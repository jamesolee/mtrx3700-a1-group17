==> flow/design.v <==
module fifo (
  input        clk,
  input        rst,
  input        we,
  input        re,
  input        del,
  input        [4:0] data_in,
  output reg   [4:0] data_out,
  output       empty,
  output       full
);
    reg [4:0]       ram [255:0];
    localparam a_width = 8;  
    reg [a_width:0] r_ptr, w_ptr;
    always @(posedge clk) begin
        if (rst) begin
            r_ptr <= 0;
            w_ptr <= 0; 
        end
        else if (del) w_ptr <= w_ptr -1;
        else begin
            if (we & ~full) begin
                ram[w_ptr[a_width-1:0]] <= data_in;
                w_ptr <= w_ptr + 1;
            end
            if (re & ~empty) begin
                data_out <= ram[r_ptr[a_width-1:0]];
                r_ptr <= r_ptr + 1;
            end
        end
    end
    assign empty = (r_ptr == w_ptr+1)? 1:0;
    assign full = r_ptr[a_width-1:0] != w_ptr[a_width-1:0]? 0: 
                    r_ptr[a_width] != w_ptr[a_width]? 1:0;
endmodule
module FSM(
    input clk,
    input logic save, execute, reset,
    input logic empty,full, timer,
    output logic write_enable, read_enable, timer_enable, fifo_reset,
	 output logic [2:0] lights
);
    typedef enum logic [2:0] {idle, saving, waiting, read, display} State;
	 State current_state, next_state;
    always_comb begin
        case (current_state)
            idle: next_state = (save)? saving: idle;
            saving: next_state = (reset)? idle: waiting;
            waiting: next_state = (reset)? idle:
                                (save)? saving:
                                (execute | full)? read: waiting;
            read: next_state = (reset)? idle: display;
            display: next_state = (empty | reset)? idle: (timer)? read: display;
            default: next_state = idle;
        endcase
    end
	 always_ff @(posedge clk) begin 
		current_state <= next_state;
	 end
    assign write_enable = (current_state == saving)? 1:0;
    assign read_enable = (current_state == read)? 1:0;
    assign timer_enable = (current_state == read | current_state == display)? 1:0;
	 assign fifo_reset = (current_state == idle)? 1:0;
	 assign lights = (current_state == idle)? 3'b001 : (current_state == waiting)? 3'b010: (current_state == display)? 3'b100 : 3'b111;
endmodule
`timescale 1ns/1ns
module countdown (
    input             clk, 
    input             enable, 
    output logic      timer
);
	 localparam delay_val = 100000000;
    logic [27:0]clk_cnt = 0;
    always_ff @(posedge clk)begin
        if(!enable) begin
            clk_cnt <= 0;
            timer <= 0;
        end
        else begin
            if (clk_cnt == delay_val-1) begin
                timer <= 1;
                clk_cnt <= 0;
            end
            else begin
                clk_cnt <= clk_cnt + 1;
                timer <= 0;
            end
        end
    end
endmodule
module debounce (
    input clk, button,
    output reg button_edge
);
  localparam delay_val = 20; 
  int count = 0;
  reg deb = 0;
  logic button_q0, button_pressed;
  always @(posedge clk) begin
    if (button != deb) begin
      deb <= button;
      count <= 0;
    end
    else if (count == delay_val) 
      button_pressed <= deb;
    else
      count <= count + 1;
  end 
  always_ff @(posedge clk) begin : edge_detect
      button_q0 <= button_pressed;
  end
  assign button_edge = (button_pressed > button_q0);
endmodule
module direction_display(
    input enable,
    input      [1:0]  direc,
    output logic [6:0]  HEX0,  
    output logic [6:0]  HEX1,  
    output logic [6:0]  HEX2,  
    output logic [6:0]  HEX3   
);
    always_comb begin
        if (enable) begin
            HEX0 = (direc == 2'b11)? 7'b0101111: 7'b1111111;
            HEX1 = (direc == 2'b10)? 7'b1000111: 7'b1111111;
            HEX2 = (direc == 2'b00)? 7'b0001110: 7'b1111111;
            HEX3 = (direc == 2'b01)? 7'b0000011: 7'b1111111;
        end
        else begin
            HEX0 = 7'b1111111;
            HEX1 = 7'b1111111;
            HEX2 = 7'b1111111;
            HEX3 = 7'b1111111;
        end
    end
endmodule
module seven_seg(
    input      [3:0]  bcd,
    output logic [6:0]  segments 
);
    always @(*) begin
        case (bcd)
            4'b0000: segments = 7'b1000000;  
            4'b0001: segments = 7'b1111001;  
            4'b0010: segments = 7'b0100100;  
            4'b0011: segments = 7'b0110000;  
            4'b0100: segments = 7'b0011001;  
            4'b0101: segments = 7'b0010010;  
            4'b0110: segments = 7'b0000010;  
            4'b0111: segments = 7'b1111000;  
            4'b1000: segments = 7'b0000000;  
            4'b1001: segments = 7'b0010000;  
            default: segments = 7'b1111111;  
        endcase
    end
endmodule
module speed_display(
    input enable,
    input read_enable,
	 input reset,
    input      [1:0]  instruction,
    input      [2:0]  torque,
    output logic [6:0]  HEX4,  
    output logic [6:0]  HEX5,  
    output logic [6:0]  HEX6,  
    output logic [6:0]  HEX7   
);
    logic [3:0]vel_r;
    logic [3:0]vel_l;
    logic [3:0]acc_fr, acc_br;  
    logic [3:0]acc_fl, acc_bl;  
    always_comb begin
        case (instruction)
            2'b00: begin
                acc_fl = (torque == 0)? 0: 
                        (torque == 1)? 2:
                        (torque == 2)? 4:
                        (torque == 3)? 6: 
                        (torque == 4)? 8:0;   
                acc_fr = acc_fl;
                acc_bl = 0;
                acc_br = 0;
            end
            2'b01: begin
                acc_bl = (torque == 0)? 0: 
                        (torque == 1)? 2:
                        (torque == 2)? 4:
                        (torque == 3)? 6: 
                        (torque == 4)? 8:0;   
                acc_br = acc_bl;
                acc_fl = 0;
                acc_fr = 0;
            end
            2'b10: begin  
                acc_fl = (torque == 0)? 0: 
                        (torque == 1)? 0:
                        (torque == 2)? 2:
                        (torque == 3)? 4:
                        (torque == 4)? 6:0;
                acc_fr = (torque == 0)? 0: 
                        (torque == 1)? 2:
                        (torque == 2)? 4:
                        (torque == 3)? 6: 
                        (torque == 4)? 8:0;
                acc_bl = 0;
                acc_br = 0;  
            end
            2'b11:begin  
                acc_fl = (torque == 0)? 0: 
                        (torque == 1)? 2:
                        (torque == 2)? 4:
                        (torque == 3)? 6: 
                        (torque == 4)? 8:0;   
                acc_fr = (torque == 0)? 0: 
                        (torque == 1)? 0:
                        (torque == 2)? 2:
                        (torque == 3)? 4:
                        (torque == 4)? 6:0;
                acc_bl = 0;
                acc_br = 0;
            end 
            default: begin
                acc_bl = 0;
                acc_br = 0;
                acc_fl = 0;
                acc_fr = 0;
            end
        endcase 
    end
    logic [3:0]bcd_r1=12, bcd_r2=12, bcd_l1 = 12, bcd_l2 = 12;
	 logic [3:0]n_bcd_r1=12, n_bcd_r2=12, n_bcd_l1 = 12, n_bcd_l2 = 12;
	 logic [3:0] next_vel_r, next_vel_l;
    always_ff @(posedge read_enable) begin
        next_vel_r <=(vel_r-acc_br > 9)? vel_r: 
                     (vel_r >= acc_br)? vel_r+acc_fr-acc_br: 0; 
        next_vel_l <=(vel_l-acc_bl > 9)? vel_l: 
                     (vel_l >= acc_bl)? vel_l+acc_fl-acc_bl: 0; 
		  n_bcd_r2 <= (~enable)? 12:  
                 (vel_r > 9)? 9: 0;
        n_bcd_r1 <= (~enable)? 12:  
                 (vel_r >= 9)? 9: vel_r;   
        n_bcd_l2 <= (~enable)? 12:  
                 (vel_l > 9)? 9: 0;
        n_bcd_l1 <= (~enable)? 12:  
                 (vel_l >= 9)? 9: vel_l;
    end
	 assign vel_r = reset? 0: next_vel_r;
	 assign vel_l = reset? 0: next_vel_l;
	 assign bcd_r2 = reset? 12: n_bcd_r2;
	 assign bcd_r1 = reset? 12: n_bcd_r1;
	 assign bcd_l2 = reset? 12: n_bcd_l2;
	 assign bcd_l1 = reset? 12: n_bcd_l1;
    seven_seg u0(
    .bcd(bcd_r2),
    .segments(HEX4));
    seven_seg u1(
    .bcd(bcd_r1),
    .segments(HEX5));
    seven_seg u2(
    .bcd(bcd_l2),
    .segments(HEX6));
    seven_seg u3(
    .bcd(bcd_l1),
    .segments(HEX7));
endmodule
module top_level(
    input [3:0] KEY,  
    input [4:0]SW,  
    input CLOCK_50,  
    output [6:0] HEX7, HEX6, HEX5, HEX4, HEX3, HEX2, HEX1, HEX0,  
    output [17:0] LEDR,  
	 output [8:0] LEDG  
);
    logic save, execute, reset, delete;
    logic write_enable, read_enable, timer_enable, fifo_reset;
    logic [4:0]instruction;
    logic empty, full;     
    logic timer; 
    FSM u_FSM (
        .clk(CLOCK_50),
        .save(save),
        .execute(execute),
        .reset(reset),
        .empty(empty),
        .full(full),
        .timer(timer),
        .write_enable(write_enable),
        .read_enable(read_enable),
        .timer_enable(timer_enable),
		  .fifo_reset(fifo_reset),
		  .lights(LEDG[2:0])
    );
    countdown u_clock (
        .clk(CLOCK_50), 
        .enable(timer_enable), 
        .timer(timer));
    debounce u_debounce0 (
        .clk(CLOCK_50), 
        .button(!KEY[0]),
        .button_edge(delete));
    debounce u_debounce1 (
        .clk(CLOCK_50), 
        .button(!KEY[1]),
        .button_edge(reset));
    debounce u_debounce2 (
        .clk(CLOCK_50), 
        .button(!KEY[2]),
        .button_edge(execute));
    debounce u_debounce3 (
        .clk(CLOCK_50), 
        .button(!KEY[3]),
        .button_edge(save));
    fifo u_fifo (
        .clk(CLOCK_50),
        .rst(fifo_reset),
        .we(write_enable),
        .re(read_enable),
        .del(delete),
        .data_in(SW[4:0]),
        .data_out(instruction),
        .empty(empty),
        .full(full));
    torque_display u_torque(
    .enable(timer_enable),
    .instruction(instruction[1:0]),
    .torque(instruction[4:2]),
    .LEDR(LEDR[17:0]));
    direction_display u_direction(
    .enable(timer_enable),
    .direc(instruction[1:0]),
    .HEX0(HEX0),  
    .HEX1(HEX1),  
    .HEX2(HEX2),  
    .HEX3(HEX3)   
    );
    speed_display u_speed(
    .enable(timer_enable),
    .read_enable(read_enable),
    .instruction(instruction[1:0]),
    .torque(instruction[4:2]),
    .HEX4(HEX4),  
    .HEX5(HEX5),  
    .HEX6(HEX6),  
    .HEX7(HEX7)   
	 );
endmodule
module torque_display(
    input enable,
    input      [1:0]  instruction,
    input      [2:0]  torque,
    output logic [17:0]  LEDR  
);
	 logic [17:0] leds;
    always_comb begin: torque_display
        if (~enable) begin
            leds = 0;
        end
        else begin
            case (instruction)
                2'b00: begin  
                    case (torque)
                        3'b000: leds = {4'b0000,1'b0,4'b0000,4'b0000,1'b0,4'b0000};  
                        3'b001: leds = {4'b0000,1'b0,4'b1000,4'b0000,1'b0,4'b1000};  
                        3'b010: leds = {4'b0000,1'b0,4'b1100,4'b0000,1'b0,4'b1100};  
                        3'b011: leds = {4'b0000,1'b0,4'b1110,4'b0000,1'b0,4'b1110};  
                        3'b100: leds = {4'b0000,1'b0,4'b1111,4'b0000,1'b0,4'b1111};  
                        default: leds = {4'b0000,1'b0,4'b0000,4'b0000,1'b0,4'b0000};  
                    endcase
                end
                2'b01: begin  
                    case (torque)
                        3'b000: leds = {4'b0000,1'b0,4'b0000,4'b0000,1'b0,4'b0000};  
                        3'b001: leds = {4'b0001,1'b0,4'b0000,4'b0001,1'b0,4'b0000};  
                        3'b010: leds = {4'b0011,1'b0,4'b0000,4'b0011,1'b0,4'b0000};  
                        3'b011: leds = {4'b0111,1'b0,4'b0000,4'b0111,1'b0,4'b0000};  
                        3'b100: leds = {4'b1111,1'b0,4'b0000,4'b1111,1'b0,4'b0000};  
                        default: leds = {4'b0000,1'b0,4'b0000,4'b0000,1'b0,4'b0000};  
                    endcase
                end
                2'b10: begin  
                    case (torque)
                        3'b000: leds = {4'b0000,1'b0,4'b0000,4'b0000,1'b0,4'b0000};  
                        3'b001: leds = {4'b0000,1'b0,4'b0000,4'b0000,1'b0,4'b1000};  
                        3'b010: leds = {4'b0000,1'b0,4'b1000,4'b0000,1'b0,4'b1100};  
                        3'b011: leds = {4'b0000,1'b0,4'b1100,4'b0000,1'b0,4'b1110};  
                        3'b100: leds = {4'b0000,1'b0,4'b1110,4'b0000,1'b0,4'b1111};  
                        default: leds = {4'b0000,1'b0,4'b0000,4'b0000,1'b0,4'b0000};  
                    endcase
                end
                2'b11: begin  
                    case (torque)
                        3'b000: leds = {4'b0000,1'b0,4'b0000,4'b0000,1'b0,4'b0000};  
                        3'b001: leds = {4'b0000,1'b0,4'b1000,4'b0000,1'b0,4'b0000};  
                        3'b010: leds = {4'b0000,1'b0,4'b1100,4'b0000,1'b0,4'b1000};  
                        3'b011: leds = {4'b0000,1'b0,4'b1110,4'b0000,1'b0,4'b1100};  
                        3'b100: leds = {4'b0000,1'b0,4'b1111,4'b0000,1'b0,4'b1110};  
                        default: leds = {4'b0000,1'b0,4'b0000,4'b0000,1'b0,4'b0000};  
                    endcase
                end
                default: leds = {4'b0000,1'b0,4'b0000,4'b0000,1'b0,4'b0000};  
            endcase
        end
    end
	 assign LEDR = leds;
endmodule
# Reports on top_level
# What the tools print for top_level, step after step.
# Lines are those of the file above, counted from 1.
# Operators: Yosys type, input widths -> output width; for muxes data width and select width s.
# Not given: -
# design
top,top_level
clock_port,CLOCK_50
lib,sky130hd
pvt_corner,tt_025C_1v80

# Word-level counts
# Source: Yosys, flattened and elaborated, memories not mapped. Widths are those after wreduce. Registers that Yosys merges into a memory's read port (data or address) are not register bits. Print and check cells do not count.
# Memory sizes are those after Yosys's memory passes, which may raise the word count (mostly to a power of two), join words into wider ones and drop unused or constant bits.
# bits
wordCells,134
clocked_rd_ports_x_width,5
mem_bits_ro,448
mem_bits_rw,1280
memories,5
regBits,190
latchBits,0
# op_classes
shift,0
cmp,4
addsub,8
muxes,45
bitwise,14
div,0
n_eq,23
multipliers,0
n_reduce_logical,14
# memory_table
name,words,word_bits,read_ports,wr,line_no,source
u_fifo.ram,256,5,1,1,12,reg [4:0]       ram [255:0];
(no name shown),16,7,1,0,142,case (bcd)
(no name shown),16,7,1,0,142,
(no name shown),16,7,1,0,142,
(no name shown),16,7,1,0,142,
# op_table
op,n
$pmux 13 s4,3
$pmux 18 s4,2
$add 32x2->32 const B,4
$eq 32x6->1 const B,4
$mux 7,7
$eq 9x32->1,1
$add 28x1->28 const B,1
$eq 28x27->1 const B,1
$mux 8,3
$mux 3,7
$mux 18,1
$mux 9,2
$pmux 3 s5,1
$mux 5,3
$mux 1,13
$eq 3x2->1 const B,4
$reduce_and 2->1,5
$add 9x1->10 const B,1
$not 1->1,9
$add 9x1->9 const B,1
$sub 9x1->9 const B,1
$ne 8x8->1,1
$eq 3x1->1 const B,2
$eq 3x3->1 const B,2
$mux 6,1
$ne 1x1->1,5
$gt 1x1->1,4
$logic_not 1->1,4
# Other operator kinds: 10; their cells: 15.

# Depth
# Longest topological path by Yosys (ltp), each cell counted once; first at word level (registers and memories cut), then after technology mapping (sequential cells cut; the memories' decode and read muxes count).
# depth
ltp_word,8
abc_area,0
ltp_mapped,12
depth_no_buf,9

# Netlist
# Source: synth_stat.txt of the flow (Yosys; design flattened, memories mapped). It holds for the ABC_AREA given above (unset counts as 0); a run with the other value may have another netlist.
# by_type
type,n,type_area_um2
sky130_fd_sc_hd__edfxtp_1,1293,3.88E+04
sky130_fd_sc_hd__mux4_2,258,5.81E+03
sky130_fd_sc_hd__dfxtp_1,182,3.64E+03
sky130_fd_sc_hd__nor2_1,465,1.75E+03
sky130_fd_sc_hd__mux2i_1,165,1.65E+03
sky130_fd_sc_hd__xor2_1,81,709.43
sky130_fd_sc_hd__buf_4,91,683.155
sky130_fd_sc_hd__nand2_1,171,641.866
sky130_fd_sc_hd__xnor2_1,71,621.846
sky130_fd_sc_hd__nand3_1,94,470.451
sky130_fd_sc_hd__a21oi_1,93,465.446
sky130_fd_sc_hd__clkbuf_1,102,382.867
sky130_fd_sc_hd__a221oi_1,39,341.578
sky130_fd_sc_hd__o21ai_0,64,320.307
sky130_fd_sc_hd__a22oi_1,39,292.781
sky130_fd_sc_hd__nor3_1,51,255.245
sky130_fd_sc_hd__buf_2,48,240.23
sky130_fd_sc_hd__or3_1,34,212.704
# Other cell types: 53; their cells: 377.
# synth_totals
cell_count,3718
n_buf,264
synth_area_um2,59966.3
ffs,1475
# The figures by module come from a second, unflattened synthesis with its own total; it is not the netlist above.
# unflattened
hier_cells,3831
area_unflattened_um2,61590.3
# Rows give one instance, submodules left out.
# by_module
module,instances,mod_seq_area_um2,n_cells,area_um2
fifo,1,38947.4,2632,51593.2
debounce,4,720.7,200,1752.9
countdown,1,580.6,166,1387.6
seven_seg,4,0.0,30,202.7
torque_display,1,0.0,44,269.0
FSM,1,60.1,27,234.0
direction_display,1,0.0,29,212.7
top_level,1,0.0,11,63.8
speed_display,1,0.0,2,7.5

# Path before layout
# Path of least setup slack by OpenSTA after synthesis, without wires, with an ideal clock, recovery checks aside; 20% of the period is set as input and as output delay. Where synthesis merged equal registers, the netlist keeps one of their names.
# synth_path
path_type,register to register
startpoint,reg u_fifo.r_ptr[0]
endpoint,reg u_fifo.data_out[4]
setup_ps,270
arrival_time_ps,2377
required_ps,2900
clock_period_ps,3170
delay_ps,2647
t_first_pin_ps,0
setup_slack_ps,523
path_buffers,4
driving_pins,10
synth_period_reached_ps,2647
# "delay_ps" = arrival - input delay + setup time.
# "driving_pins" counts driving pins, that of a launching flip-flop among them; a cell with two outputs on the path counts twice.
# "synth_period_reached_ps" = period - worst setup slack (recovery checks aside). The figure is calculated, with input and output delays left at 20% of the set period.
# The rows between start and end are the longest chain of elaborated cells between them; the timing report does not say that the signal goes this way. Where chains are equally long, one stands for them.
# Each line given opens the expression or statement behind the cell; cells for indexed reads and writes are added by Yosys, which also makes memories of some case tables.
# synth_via
path_cell_list,sky130_fd_sc_hd__dfxtp_1 > sky130_fd_sc_hd__buf_4 > sky130_fd_sc_hd__buf_6 > sky130_fd_sc_hd__buf_4 > sky130_fd_sc_hd__buf_2 > sky130_fd_sc_hd__mux4_2 > sky130_fd_sc_hd__a221oi_1 > sky130_fd_sc_hd__o21ai_1 > sky130_fd_sc_hd__a221oi_1 > sky130_fd_sc_hd__o32ai_1
elab_chain_len,5
cone_cells,5
classes_between,1 x eq/ne; 1 x mux; 2 x logic; 1 x reduce/logical
# synth_rtl
item,line_no,source
start: declaration,14,"reg [a_width:0] r_ptr, w_ptr;"
start: assignment,17,r_ptr <= 0;
start: assignment,28,r_ptr <= r_ptr + 1;
$eq 9x32->1,32,assign empty = (r_ptr == w_ptr+1)? 1:0;
$mux 1,32,
$not 1->1,26,if (re & ~empty) begin
$and 1x1->1,26,
$reduce_and 3->1,-,
end: declaration,8,"output reg   [4:0] data_out,"

# Path in the finished layout
# Path of least setup slack in the final report of flow run 1 (OpenROAD, finished layout, wires in). Where an end is a register, its clock arrival counts in the times.
# The path's times are printed in steps of 10 ps; the period is the one set.
# layout_path
path_type,register to register
startpoint,reg u_fifo.r_ptr[0]
endpoint,reg u_fifo.data_out[4]
arrival_time_ps,4020
clock_period_ps,3450
required_ps,4000
path_buffers,5
setup_slack_ps,-20
driving_pins,11
t_first_pin_ps,850
setup_ps,290
# The rows between start and end are the longest chain of elaborated cells between them; the timing report does not say that the signal goes this way. Where chains are equally long, one stands for them.
# layout_via
path_cell_list,sky130_fd_sc_hd__dfxtp_4 > sky130_fd_sc_hd__buf_12 > sky130_fd_sc_hd__buf_16 > sky130_fd_sc_hd__buf_16 > sky130_fd_sc_hd__buf_12 > sky130_fd_sc_hd__buf_6 > sky130_fd_sc_hd__mux4_2 > sky130_fd_sc_hd__a211oi_1 > sky130_fd_sc_hd__nand2_2 > sky130_fd_sc_hd__a31oi_4 > sky130_fd_sc_hd__o32ai_4
elab_chain_len,5
cone_cells,5
classes_between,1 x eq/ne; 1 x mux; 2 x logic; 1 x reduce/logical
# layout_rtl
item,line_no,source
start: declaration,14,"reg [a_width:0] r_ptr, w_ptr;"
start: assignment,17,r_ptr <= 0;
start: assignment,28,r_ptr <= r_ptr + 1;
$eq 9x32->1,32,assign empty = (r_ptr == w_ptr+1)? 1:0;
$mux 1,32,
$not 1->1,26,if (re & ~empty) begin
$and 1x1->1,26,
$reduce_and 3->1,-,
end: declaration,8,"output reg   [4:0] data_out,"

# Design top_level on sky130hd. What follows are 2 stored runs of the flow, each under its own settings; their order means nothing. The constraints put input and output delay at 20% of the set period each and load the outputs with 0.01 pF.
# "period_reached_ps" is the run's clock period less its worst setup slack. It is reckoned from that one timing run; input and output delays stay at 20% of the period that was set.
# "design_power_w" rests on the timing tool's default activity at the inputs, not on a simulated workload.
# Among the settings, - means not set for that run.
run,period_ns,CORE_UTILIZATION,PLACE_DENSITY_LB_ADDON,CORE_ASPECT_RATIO,GPL_TIMING_DRIVEN,GPL_ROUTABILITY_DRIVEN,CTS_CLUSTER_SIZE,MIN_ROUTING_LAYER,CAP_MARGIN,CORE_MARGIN,SLEW_MARGIN,synth_area_um2,final_hold_ws_ps,design_power_w,period_reached_ps,final_cell_area_um2,util_frac,dieArea_um2,worstSetupSlack_ps,final_setup_tns_ps
flow run 1,3.45,22,0.03,0.65,0,0,83,met1,20,2,20,59966.3,170,0.038594,3471,74851.8,0.276,276865.0,-21,-21
flow run 2,4.98,40,-,-,-,-,-,-,20,2,20,59966.3,372,0.025194,4170,67450.9,0.451,153030.0,810,0
